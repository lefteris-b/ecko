==> flow/design.v <==
`default_nettype none
module EF_PSRAM_CTRL_V2 (
    input   wire            clk,
    input   wire            rst,
    input   wire [23:0]     addr,
    input   wire [31: 0]    data_i,
    output  wire [31: 0]    data_o,
    input   wire [2:0]      size,
    input   wire            start,
    output  wire            done,
    input   wire  [3:0]     wait_states,
    input   wire  [7:0]     cmd,
    input   wire            rd_wr,
    input   wire            qspi,
    input   wire            qpi,
    input   wire            short_cmd,
    output  reg             sck,
    output  reg             ce_n,
    input   wire [3:0]      din,
    output  wire [3:0]      dout,
    output  wire [3:0]      douten
);
    localparam  IDLE = 1'b0, 
                BUSY = 1'b1;
    reg         state, nstate;
    reg [7:0]   counter;
    reg [23:0]  saddr;
    reg [7:0]   data [3:0]; 
    always @*
        case (state)
            IDLE: if(start) nstate = BUSY; else nstate = IDLE;
            BUSY: if(done) nstate = IDLE; else nstate = BUSY;
        endcase 
    always @ (posedge clk or posedge rst)
        if(rst) state <= IDLE;
        else state <= nstate;
    always @ (posedge clk or posedge rst)
        if(rst) 
            sck <= 1'b0;
        else if(done) 
            sck <= 1'b0;
        else if(~ce_n) 
            sck <= ~ sck;
    always @ (posedge clk or posedge rst)
        if(rst) 
            ce_n <= 1'b1;
        else if(done)
            ce_n <= 1'b1;
        else if (state == BUSY) 
            ce_n <= 1'b0;
        else 
            ce_n <= 1'b1;
    wire [7:0]  wait_start  = (~qpi ? 8 : 2)                     
                            + ((qpi | qspi) ? 6 : 24);           
    wire [7:0]  data_start  = wait_start + (rd_wr ? wait_states : 0);
    wire [7:0]  data_count  = ((qpi | qspi) ? 2 : 8) * size;    
    wire [7:0]  final_count = short_cmd ? 8 : data_start + data_count;
    assign done     = (counter == final_count);
    always @ (posedge clk or posedge rst)
        if(rst) 
            counter <= 8'b0;
        else if(sck & ~done) 
            counter <= counter + 1'b1;
        else if(state == IDLE) 
            counter <= 8'b0;
    wire [3:0]      dout_spi;
    wire [3:0]      dout_qspi;
    wire [3:0]      dout_qpi;
    wire [7:0]      spi_bit_index = (counter < 40)  ?   39 - (counter)  :
                                    (counter < 48)  ?   55 - (counter)  :
                                    (counter < 56)  ?   71 - (counter)  :
                                    (counter < 64)  ?   87 - (counter)  :
                                    0;
    assign dout_spi =   (counter < 8)   ?   cmd[7 - counter]            :
                        (counter < 32)  ?   addr[31 - counter]          : 
                        data_i[spi_bit_index];
    assign dout_qspi=   (counter < 8)   ?   cmd[7 - counter]            :
                        (counter == 8)  ?   addr[23:20]                 : 
                        (counter == 9)  ?   addr[19:16]                 :
                        (counter == 10) ?   addr[15:12]                 :
                        (counter == 11) ?   addr[11:8]                  :
                        (counter == 12) ?   addr[7:4]                   :
                        (counter == 13) ?   addr[3:0]                   :
                        (counter == 14) ?   data_i[7:4]                 :
                        (counter == 15) ?   data_i[3:0]                 :
                        (counter == 16) ?   data_i[15:12]               :
                        (counter == 17) ?   data_i[11:8]                :
                        (counter == 18) ?   data_i[23:20]               :
                        (counter == 19) ?   data_i[19:16]               :
                        (counter == 20) ?   data_i[31:28]               :                   
                        (counter == 21) ?   data_i[27:24]                 :
                        4'b0000;
    assign dout_qpi =   (counter == 0)  ?   cmd[7:4]                    :
                        (counter == 1)  ?   cmd[3:0]                    :
                        (counter == 2)  ?   addr[23:20]                 : 
                        (counter == 3)  ?   addr[19:16]                 :
                        (counter == 4)  ?   addr[15:12]                 :
                        (counter == 5)  ?   addr[11:8]                  :
                        (counter == 6)  ?   addr[7:4]                   :
                        (counter == 7)  ?   addr[3:0]                   :
                        (counter == 8)  ?   data_i[7:4]                 :
                        (counter == 9)  ?   data_i[3:0]                 :
                        (counter == 10) ?   data_i[15:12]               :
                        (counter == 11) ?   data_i[11:8]                :
                        (counter == 12) ?   data_i[23:20]               :
                        (counter == 13) ?   data_i[19:16]               :
                        (counter == 14) ?   data_i[31:28]               :                   
                        (counter == 15) ?   data_i[27:24]                 :
                        4'b0000;
    assign  dout    =   qpi     ?   dout_qpi    :
                        qspi    ?   dout_qspi   :
                        dout_spi;
    wire [7:0]  byte_index = (counter - data_start) >> ((qpi | qspi) ? 1 : 3);
    always @ (posedge clk)
        if(counter >= data_start && counter <= final_count)
            if(sck) 
                if(qpi | qspi) 
                    data[byte_index] <= {data[byte_index][3:0], din}; 
                else
                    data[byte_index] <= {data[byte_index][6:0], din[1]};  
    assign data_o = {data[3], data[2], data[1], data[0]};
    wire [3:0]  douten_qpi;
    wire [3:0]  douten_qspi;
    wire [3:0]  douten_spi;
    wire        has_wait_states = (wait_states != 0) & rd_wr;
    assign douten_spi   =   4'b0001;
    assign douten_qspi  =   (counter < 8)                               ?   4'b0001 :
                            (counter < 14)                              ?   4'b1111 :
                            ((counter < data_start) & has_wait_states)  ?   4'b0000 :
                            (rd_wr)                                     ?   4'b0000 :
                            4'b1111;
    assign douten_qpi   =   (counter < 2)                               ?   4'b1111 :
                            (counter < 8)                               ?   4'b1111 :
                            ((counter < data_start) & has_wait_states)  ?   4'b0000 :
                            (rd_wr)                                     ?   4'b0000 :
                            4'b1111;
    assign  douten      =   qpi     ?   douten_qpi    :
                            qspi    ?   douten_qspi   :
                            douten_spi;
endmodule
module maxpool_psram #(
    parameter INPUT_WIDTH = 40,
    parameter INPUT_HEIGHT = 1,
    parameter INPUT_CHANNELS = 8,
    parameter KERNEL_SIZE = 2,
    parameter STRIDE = 2,
    parameter ACTIV_BITS = 16,
    parameter ADDR_WIDTH = 24
) (
    input wire clk,
    input wire rst,
    input wire start,
    input wire [ADDR_WIDTH-1:0] input_addr,
    input wire [ADDR_WIDTH-1:0] output_addr,
    output wire done,
    output wire psram_sck,
    output wire psram_ce_n,
    inout wire [3:0] psram_d,
    output wire [3:0] psram_douten
);
    localparam IDLE = 0,
               LOAD_INPUT = 1,
               MAXPOOL = 2,
               STORE_OUTPUT = 3,
               DONE = 4;
    reg [2:0] state, next_state;
    reg [ADDR_WIDTH-1:0] addr;
    reg [31:0] psram_data_i;
    wire [31:0] psram_data_o;
    reg psram_start, psram_rd_wr;
    reg [2:0] psram_size;
    reg psram_qspi, psram_qpi, psram_short_cmd;
    wire psram_done;
    EF_PSRAM_CTRL_V2 psram_ctrl (
        .clk(clk),
        .rst(rst),
        .addr(addr),
        .data_i(psram_data_i),
        .data_o(psram_data_o),
        .size(psram_size),
        .start(psram_start),
        .done(psram_done),
        .wait_states(4'b0000),   
        .cmd(8'hEB),   
        .rd_wr(psram_rd_wr),
        .qspi(psram_qspi),
        .qpi(psram_qpi),
        .short_cmd(psram_short_cmd),
        .sck(psram_sck),
        .ce_n(psram_ce_n),
        .din(psram_d),
        .dout(psram_d),
        .douten(psram_douten)
    );
    reg [ACTIV_BITS-1:0] input_buffer [0:INPUT_HEIGHT-1][0:INPUT_WIDTH-1][0:INPUT_CHANNELS-1];
    reg [ACTIV_BITS-1:0] max_value [0:INPUT_CHANNELS-1];
    reg [(INPUT_WIDTH/STRIDE) * INPUT_CHANNELS * ACTIV_BITS-1:0] data_out;
    reg data_out_valid;
    integer i, j, k, m, n, input_load_count, output_store_count;
    always @(posedge clk) begin
        if (rst)
            state <= IDLE;
        else
            state <= next_state;
    end
    always @* begin
        next_state = state;
        case (state)
            IDLE: if (start) next_state = LOAD_INPUT;
            LOAD_INPUT: if (input_load_count == (INPUT_WIDTH * INPUT_HEIGHT * INPUT_CHANNELS)) next_state = MAXPOOL;
            MAXPOOL: next_state = STORE_OUTPUT;
            STORE_OUTPUT: if (output_store_count == ((INPUT_WIDTH/STRIDE) * (INPUT_HEIGHT/STRIDE) * INPUT_CHANNELS)) next_state = DONE;
            DONE: next_state = IDLE;
            default: next_state = IDLE;
        endcase
    end
    always @(posedge clk) begin
        if (rst) begin
            addr <= 0;
            psram_data_i <= 0;
            psram_start <= 0;
            psram_rd_wr <= 0;
            psram_size <= 3'b010;  
            psram_qspi <= 0;
            psram_qpi <= 0;
            psram_short_cmd <= 0;
            input_load_count <= 0;
            output_store_count <= 0;
        end else begin
            psram_start <= 0;
            case (state)
                LOAD_INPUT: begin
                    if (!psram_start) begin
                        addr <= input_addr + input_load_count * 2;  
                        psram_rd_wr <= 1;  
                        psram_start <= 1;
                    end else if (psram_done) begin
                        input_buffer[input_load_count / (INPUT_WIDTH * INPUT_CHANNELS)]
                                    [(input_load_count % (INPUT_WIDTH * INPUT_CHANNELS)) / INPUT_CHANNELS]
                                    [input_load_count % INPUT_CHANNELS] <= psram_data_o[ACTIV_BITS-1:0];
                        input_load_count <= input_load_count + 1;
                    end
                end
                STORE_OUTPUT: begin
                    if (!psram_start) begin
                        addr <= output_addr + output_store_count * 2;  
                        psram_data_i <= {16'b0, data_out[output_store_count * ACTIV_BITS +: ACTIV_BITS]};  
                        psram_rd_wr <= 0;  
                        psram_start <= 1;
                    end else if (psram_done) begin
                        output_store_count <= output_store_count + 1;
                    end
                end
            endcase
        end
    end
    always @(posedge clk) begin
        if (rst) begin
            data_out <= 0;
            data_out_valid <= 0;
            for (i = 0; i < INPUT_HEIGHT; i = i + 1) begin
                for (j = 0; j < INPUT_WIDTH; j = j + 1) begin
                    for (k = 0; k < INPUT_CHANNELS; k = k + 1) begin
                        input_buffer[i][j][k] <= 0;
                    end
                end
            end
        end else if (state == LOAD_INPUT && psram_done) begin
            for (i = 0; i < INPUT_HEIGHT; i = i + 1) begin
                for (j = 0; j < INPUT_WIDTH; j = j + 1) begin
                    for (k = 0; k < INPUT_CHANNELS; k = k + 1) begin
                        input_buffer[i][j][k] <= psram_data_o[ACTIV_BITS-1:0];  
                    end
                end
            end
        end else if (state == MAXPOOL) begin
            for (i = 0; i < INPUT_HEIGHT/STRIDE; i = i + 1) begin
                for (j = 0; j < INPUT_WIDTH/STRIDE; j = j + 1) begin
                    for (k = 0; k < INPUT_CHANNELS; k = k + 1) begin
                        max_value[k] = input_buffer[i*STRIDE][j*STRIDE][k];
                        for (m = 0; m < KERNEL_SIZE; m = m + 1) begin
                            for (n = 0; n < KERNEL_SIZE; n = n + 1) begin
                                if (i*STRIDE + m < INPUT_HEIGHT && j*STRIDE + n < INPUT_WIDTH) begin
                                    max_value[k] = (input_buffer[i*STRIDE + m][j*STRIDE + n][k] > max_value[k]) ? input_buffer[i*STRIDE + m][j*STRIDE + n][k] : max_value[k];
                                end
                            end
                        end
                        data_out[i*(INPUT_WIDTH/STRIDE)*INPUT_CHANNELS*ACTIV_BITS + j*INPUT_CHANNELS*ACTIV_BITS + k*ACTIV_BITS +: ACTIV_BITS] <= max_value[k];
                    end
                end
            end
            data_out_valid <= 1;
        end else if (state == STORE_OUTPUT && psram_done) begin
            data_out_valid <= 0;
        end
    end
    assign done = (state == DONE);
endmodule
Tool chain data of maxpool_psram
Tool output for the design above, in the order of the flow.
Lines are those of the file above, counted from 1.
Cell names lack the library's common part.
A cell with -- has no value.

inputs
  top = maxpool_psram
  clock port = clk
  library = sky130hd
  corner = tt_025C_1v80

Word-level counts
Yosys after proc, flatten, opt, wreduce and memory -nomap, before mapping. Memory bits, and registers merged into a memory's read port (data or address), are not among the register bits. Print and check cells are not counted.

cells by class
  bitwise gates (word level) = 6
  $add $sub $neg = 11
  order comparisons = 6
  muxes and demuxes = 23
  multipliers = 0
  equality and inequality tests = 13
  reductions and logical operators = 10
  divide/modulo/power cells = 0
  shift operators = 4

operators with widths
  operator                                                  count
  variable part select 2560 x 32 -> 16 bit with constant A  1
  adder 32 x 2 -> 32 bit with constant B                    2
  adder 24 bit                                              2
  parallel mux 24 bit (select 2 bit)                        1
  2-to-1 mux 24 bit                                         2
  2-to-1 mux 8 bit                                          6
  variable part select 24 x 32 -> 1 bit                     1
  equality test 32 x 10 -> 1 bit with constant B            1
  variable part select 32 x 8 -> 1 bit                      1
  logical NOT 32 bit                                        1
  variable part select 8 x 32 -> 1 bit with constant A      1
  < comparator 8 x 6 -> 1 bit with constant B               4
  subtractor 6 x 8 -> 8 bit with constant A                 2
  subtractor 7 x 8 -> 8 bit with constant A                 2
  inequality test 2 bit with constant B                     7
  AND reduction 3 bit                                       4
  parallel mux 3 bit (select 4 bit)                         1
  subtractor 3 x 8 -> 9 bit with constant A                 1
  subtractor 5 x 8 -> 9 bit with constant A                 1
  2-to-1 mux 3 bit                                          3
  2-to-1 mux 1 bit                                          9
  adder 8 x 1 -> 8 bit with constant B                      1
  < comparator 8 x 4 -> 1 bit with constant B               1
  equality test 8 x 6 -> 1 bit with constant B              1
  < comparator 8 x 7 -> 1 bit with constant B               1
  equality test 3 x 2 -> 1 bit with constant B              2
  inverter 1 bit                                            5
  OR reduction 2 bit                                        2

Other operator kinds: 7; their cells: 7.

bit counts
  output and inout bits = 11
  memory cells = 0
  cells after elaboration = 83
  memory bits (writable) = 0
  bits in latches = 0
  memory bits (read-only) = 0
  word width x clocked read ports = 0
  flip-flop bits (word level) = 119

Depth
Yosys ltp: most cells in a row. Word level: on the elaborated netlist, between registers, memories and ports. Mapped: between sequential cells and ports; inverters and the memories' decode and read muxes count.

logic depth
  depth after elaboration = 8
  ABC_AREA = 1
  mapped depth = 15
  mapped depth without buffers = 15

After synthesis
Yosys stat after the flow's synthesis: flattened, memories mapped to cells. It holds for the ABC_AREA given above (unset counts as 0); a run with the other value may have another netlist.

mapped netlist
  chip area (Yosys) = 9118.7 um^2
  buffers = 38
  flip-flop cells = 105
  standard cells after synthesis = 1547

cells by type
  type      count
  dfxtp_1   94
  nand2_1   458
  inv_1     256
  ha_1      52
  nor2_1    150
  nand3_1   112
  a21oi_1   106
  o21ai_0   60
  dfrtp_1   10
  nor3_1    43
  xor2_1    24
  nand4_1   33
  nand3b_1  13
  nor4_1    14
  xnor2_1   9
  clkbuf_1  20
  nor3_2    7
  buf_4     8

Not listed: further types 31, cells in them 78.

Worst setup path after synthesis
Path of least setup slack by OpenSTA after synthesis, without wires, with an ideal clock, recovery checks aside; 20% of the period is set as input and as output delay. Where synthesis merged equal registers, the netlist keeps one of their names.

timing path post-synthesis
  path kind = reg-to-reg
  from = reg psram_ctrl.counter[0]
  to = reg output_store_count[26]
  arrival time = 2.006 ns
  delay of the path = 2.119 ns
  driving pins on the path = 14
  period = 2.85 ns
  data required time = 2.737 ns
  setup slack = 0.731 ns
  synthesis period reached = 2.119 ns

"delay of the path" = arrival - input delay + setup time.
"driving pins on the path": output pins that drive a net of the path, with the launching flip-flop's if there is one; two outputs of one cell count as two.
"synthesis period reached" is the clock period less the worst setup slack; recovery checks do not enter. This is arithmetic on one report: input and output delays are still those of the set period (20% each).
Between the ends stands the longest chain of elaborated cells between them, by number of cells; it is not shown to be the way that was timed. Of several equally long chains one is given.
Each line given opens the expression or statement behind the cell; cells for indexed reads and writes are added by Yosys, which also makes memories of some case tables.
At most two assigning lines are given for a register; there are more.

on the way, post-synthesis
  cell sequence = dfrtp_1 -> buf_2 -> inv_1 -> clkbuf_1 -> ha_1 -> nand3_2 -> nor2_8 -> nand3_2 -> nor3_4 -> nand3_2 -> nor2_2 -> nand2_1 -> nand2_1 -> nor2_1
  length of the longest elaborated chain = 2
  elaborated cells between the ends (all ways) = 2
  classes of those cells = eq/ne: 1; reduce/logical: 1

ends and longest elaborated chain, post-synthesis
  item                          RTL line  text
  start: declaration            26        reg [7:0]   counter;
  start: assignment             61        counter <= 8'b0;
  start: assignment             63        counter <= counter + 1'b1;
  equality test 8 x 6 -> 1 bit  58        assign done     = (counter == final_count);
  AND reduction 3 bit           --
  end: assignment               228       output_store_count <= 0;
  end: assignment               251       output_store_count <= output_store_count + 1;
  end: declaration              199       integer i, j, k, m, n, input_load_count, output_store_count;

Timing after layout
From the final timing report of flow run A: the path of least setup slack in the routed layout; clock arrival at registers is part of the times.

timing path post-layout
  path kind = reg-to-output
  from = reg psram_ctrl.counter[1]
  to = out psram_d[0]
  period = 2.41 ns
  data required time = 1.93 ns
  external output delay = 0.48 ns
  driving pins on the path = 12
  arrival time = 1.83 ns
  setup slack = 0.10 ns

Between the ends stands the longest chain of elaborated cells between them, by number of cells; it is not shown to be the way that was timed. Of several equally long chains one is given.
At most two assigning lines are given for a register; there are more.

on the way, post-layout
  cell sequence = dfrtp_1 -> buf_4 -> nor2_1 -> o21ai_0 -> nand3_1 -> nand3_1 -> nand2_1 -> nand2_1 -> nand2_1 -> nand2_1 -> a21oi_2 -> buf_4
  length of the longest elaborated chain = 8
  elaborated cells between the ends (all ways) = 21
  classes of those cells = add/sub: 6; compare: 6; shift: 3; mux: 6

ends and longest elaborated chain, post-layout
  item                                  RTL line  text
  start: declaration                    26        reg [7:0]   counter;
  start: assignment                     61        counter <= 8'b0;
  start: assignment                     63        counter <= counter + 1'b1;
  < comparator 8 x 7 -> 1 bit           72        (counter < 64)  ?   87 - (counter)  :
  2-to-1 mux 8 bit                      72
  2-to-1 mux 8 bit                      71        (counter < 56)  ?   71 - (counter)  :
  2-to-1 mux 8 bit                      70        (counter < 48)  ?   55 - (counter)  :
  2-to-1 mux 8 bit                      69        wire [7:0]      spi_bit_index = (counter < 40)  ?   39 - (counter)  :
  variable part select 32 x 8 -> 1 bit  76        data_i[spi_bit_index];
  2-to-1 mux 1 bit                      75        (counter < 32)  ?   addr[31 - counter]          :
  2-to-1 mux 1 bit                      74        assign dout_spi =   (counter < 8)   ?   cmd[7 - counter]            :
  end: declaration                      158       inout wire [3:0] psram_d,

Memo
Re: implementation data of maxpool_psram

Module maxpool_psram, platform sky130hd: 2 stored runs of the flow (Yosys, OpenROAD) with differing settings, in no particular order. Input and output delays are each 20% of the period that was set; the output load is 0.01 pF.
By "clock period achieved" is meant the clock period of the run minus its worst setup slack. This is arithmetic on one report: input and output delays are still those of the set period (20% each).
"power consumption" is the tool's figure for a default switching activity; nothing was simulated.
Settings: n/a = not set for that run.

item                                     flow run A  flow run B
period_ns                                2.41        3.83
CORE_UTILIZATION                         40          41
CELL_PAD_IN_SITES_GLOBAL_PLACEMENT       1           n/a
CELL_PAD_IN_SITES_DETAIL_PLACEMENT       0           n/a
ABC_AREA                                 1           n/a
CTS_CLUSTER_SIZE                         95          66
CAP_MARGIN                               30          20
CORE_MARGIN                              2           2
SLEW_MARGIN                              20          20
PLACE_DENSITY_LB_ADDON                   n/a         0.03
GPL_ROUTABILITY_DRIVEN                   n/a         1
CTS_CLUSTER_DIAMETER                     n/a         71
MIN_ROUTING_LAYER                        n/a         met1
MAX_ROUTING_LAYER                        n/a         met4
clock period achieved (ns)               2.310       3.635
area inside the die boundary (um^2)      24020.4     18126.6
netlist area reported by Yosys (um^2)    9118.7      6996.7
standard-cell area after routing (um^2)  11015.6     8116.5
worst setup slack after layout (ns)      0.100       0.195
final setup TNS (ns)                     0.000       0.000
utilization of the finished layout       0.49        0.488
power consumption (mW)                   4.698       2.667
