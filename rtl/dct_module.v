==> flow/design.v <==
`default_nettype none
module dct_module #(
    parameter Q_L = 11,  
    parameter Q_D = 4,   
    parameter N = 32     
) (
    input wire clk,
    input wire rst,
    input wire signed [15:0] data_in,  
    input wire data_valid,
    output reg [639:0] dct_out,  
    output reg dct_valid
);
localparam COEFF_WIDTH = 16;
reg signed [15:0] input_buffer [0:N-1];  
reg [$clog2(N)-1:0] input_counter;
reg [5:0] output_counter;
reg signed [COEFF_WIDTH-1:0] coeff;
reg signed [Q_L+COEFF_WIDTH-1:0] mult;
reg signed [Q_L+COEFF_WIDTH-1:0] accumulator;
reg [1:0] state;
wire signed [COEFF_WIDTH-1:0] sqrt_2_over_N = 16'h3B21;  
wire signed [COEFF_WIDTH-1:0] sqrt_1_over_N = 16'h2D41;  
reg signed [COEFF_WIDTH-1:0] cos_term;
reg [$clog2(N)-1:0] x;
always @(*) begin
    if (output_counter == 0) begin
        coeff = sqrt_1_over_N;
        x = 0;
        cos_term = 16'h7FFF;  
    end else begin
        x = (2 * input_counter + 1) * output_counter;
        cos_term = 16'h7FFF;  
        repeat (5) begin
            cos_term = cos_term - ((cos_term * x * x) >> 14);
            x = x << 1;
        end
        coeff = (sqrt_2_over_N * cos_term) >> 15;
    end
end
always @(posedge clk) begin
    if (rst) begin
        input_counter <= 0;
        output_counter <= 0;
        accumulator <= 0;
        dct_out <= 0;
        dct_valid <= 0;
        state <= 0;
    end else begin
        case (state)
            0: begin
                if (data_valid) begin
                    input_buffer[input_counter] <= data_in;
                    input_counter <= input_counter + 1;
                    if (input_counter == N - 1) begin
                        input_counter <= 0;
                        state <= 1;
                    end
                end
            end
            1: begin
                mult <= input_buffer[input_counter] * coeff;
                accumulator <= accumulator + mult;
                input_counter <= input_counter + 1;
                if (input_counter == N - 1) begin
                    dct_out[output_counter*16 +: 16] <= accumulator[26:11] >>> (Q_L + COEFF_WIDTH - Q_D);
                    accumulator <= 0;
                    output_counter <= output_counter + 1;
                    input_counter <= 0;
                    if (output_counter == 39) begin
                        output_counter <= 0;
                        dct_valid <= 1;
                        state <= 0;
                    end
                end
            end
        endcase
    end
end
endmodule
* From RTL to reports: dct_module
What the tools print for dct_module, step after step.
Lines are those of the file above, counted from 1.
Library cell names are shortened.
A cell with -- has no value.
- Top :: dct_module
- Clock input :: clk
- Cell library :: sky130hd
- Corner :: tt_025C_1v80

* Word level
Counts by Yosys on the flattened word-level netlist (proc, flatten, opt, wreduce; memories kept). Register bits leave out memories and registers merged into their read ports (data or address). Print and check cells are left out. Cells with the same type and inputs are merged into one.
- Register bits :: 654
- Bits of input ports :: 19
- Word-level cells :: 35
- Add/sub/neg operators :: 3
- Eq/ne operators :: 7
- Shifts and indexed selects :: 2
- Multiplexer cells :: 9
- Bitwise gates (word level) :: 3
- Reduce/logical cells :: 6
** Operators with widths (count)
- variable shift 1 x 33 -> 640 bit (first input constant) :: 1
- variable shift 16 x 33 -> 640 bit (first input constant) :: 1
- AND 640 bit :: 1
- OR 640 bit :: 1
- inverter 640 bit :: 1
- negator 10 -> 33 bit :: 1
- parallel mux 5 bit (select 2 bit) :: 1
- 2-to-1 mux 5 bit :: 2
- inequality test 2 bit (second input constant) :: 4
- 2-to-1 mux 2 bit :: 4
- adder 6 x 1 -> 6 bit (second input constant) :: 1
- == test 6 bit (second input constant) :: 1
- 2-to-1 mux 6 bit :: 1
- adder 5 x 1 -> 5 bit (second input constant) :: 1
- == test 5 bit (second input constant) :: 1
- AND reduction 5 bit :: 1
- AND reduction 2 bit :: 2
- parallel mux 2 bit (select 2 bit) :: 1
- AND reduction 3 bit :: 1
- == test 2 x 1 -> 1 bit (second input constant) :: 1
- logical NOT 2 bit :: 1
- nonzero test 2 bit :: 1

* Depth
Yosys ltp: most cells in a row. Word level: on the elaborated netlist, between registers, memories and ports. Mapped: between sequential cells and ports; inverters and the memories' decode and read muxes count.
- Depth in word-level cells :: 5
- ABC_AREA :: 1
- Depth in mapped cells :: 12
- Gate-level depth less buffers :: 11

* After synthesis
Yosys stat after the flow's synthesis: flattened, memories mapped to cells. It holds for the ABC_AREA given above (unset counts as 0); a run with the other value may have another netlist.
The area totals of this step are shown rounded.
** Cells by type (count)
- dfxtp_1 :: 654
- nand2_1 :: 640
- inv_1 :: 639
- a21oi_1 :: 329
- nor2_1 :: 325
- clkbuf_1 :: 106
- buf_2 :: 48
- nand4_2 :: 14
- nand3_1 :: 20
- nand4_1 :: 12
- ha_1 :: 5
- xor2_1 :: 5
- nor3_1 :: 8
- nand3_2 :: 3
- nor2_2 :: 4
- buf_1 :: 6
- nor2_4 :: 2
- nor2_8 :: 1
Not listed: further types 8, cells in them 18.
- Standard cells after synthesis :: 2839
- Synthesis area :: 22130 um^2
- Mapped flip-flops :: 654
- Buffer cells :: 162

* Path before layout
OpenSTA on the mapped netlist: ideal clock, no wires. The path of least setup slack (recovery checks aside). Input and output delay are each 20% of the period. Register names are those of the netlist, which keeps one name where synthesis merged equal registers.
- Path type :: reg-to-reg
- Start point :: register input_counter[0]
- End point :: register dct_out[102]
- Period :: 3.53 ns
- Library setup time :: 0.110 ns
- Data arrival time :: 2.071 ns
- Path slack :: 1.349 ns
- Path delay :: 2.181 ns
- Stages on the path :: 13
- Path buffers :: 1
- Period reached after synthesis :: 2.181 ns
"path delay" = arrival - input delay + setup time.
"stages on the path" counts driving pins, that of a launching flip-flop among them; a cell with two outputs on the path counts twice.
"period reached after synthesis" is the clock period less the worst setup slack; recovery checks do not enter. This is arithmetic on one report: input and output delays are still those of the set period (20% each).
The rows between start and end are the longest chain of elaborated cells between them; the timing report does not say that the signal goes this way. Where chains are equally long, one stands for them.
Each line given opens the expression or statement behind the cell; cells for indexed reads and writes are added by Yosys, which also makes memories of some case tables.
At most two assigning lines are given for a register; there are more.
- Cells stage by stage :: dfxtp_1 -> ha_1 -> inv_1 -> nor3_1 -> ha_1 -> nand2_1 -> inv_2 -> nand3_2 -> nor2_4 -> nand4_2 -> clkbuf_1 -> nand2_1 -> inv_1
- Length of the longest elaborated chain :: 2
- Elaborated cells on any way between the ends :: 2
** RTL lines, path after synthesis
- start, declared :: line 16 : reg [$clog2(N)-1:0] input_counter;
- start, assigned :: line 54 : input_counter <= input_counter + 1;
- start, assigned :: line 64 : input_counter <= input_counter + 1;
- == test 5 bit :: line 65 : if (input_counter == N - 1) begin
- AND reduction 2 bit
- end, assigned :: line 46 : dct_out <= 0;
- end, declared :: line 11 : output reg [639:0] dct_out,

Module dct_module, platform sky130hd: 2 stored runs of the flow (Yosys, OpenROAD) with differing settings, in no particular order. Input and output delays are each 20% of the period that was set; the output load is 0.01 pF.

** Record 1
- Settings :: period_ns=2.04; CORE_UTILIZATION=56; PLACE_DENSITY_LB_ADDON=0.02; CELL_PAD_IN_SITES_GLOBAL_PLACEMENT=3; TNS_END_PERCENT=60; ABC_AREA=1; GPL_TIMING_DRIVEN=0; SLEW_MARGIN=10; MIN_ROUTING_LAYER=met1; MAX_ROUTING_LAYER=met4; CAP_MARGIN=20; CORE_MARGIN=2
- Outcome :: not finished: placement ended with error FLW-0024

** Record 2
- Settings :: period_ns=5.54; CORE_UTILIZATION=43; SETUP_SLACK_MARGIN=0.86; PLACE_DENSITY_LB_ADDON=0.26; CORE_ASPECT_RATIO=1.82; CELL_PAD_IN_SITES_GLOBAL_PLACEMENT=3; CELL_PAD_IN_SITES_DETAIL_PLACEMENT=1; GPL_ROUTABILITY_DRIVEN=0; CTS_CLUSTER_DIAMETER=355; MAX_ROUTING_LAYER=met5; CAP_MARGIN=20; CORE_MARGIN=2; SLEW_MARGIN=20
- Outcome :: not finished: placement ended with error FLW-0024
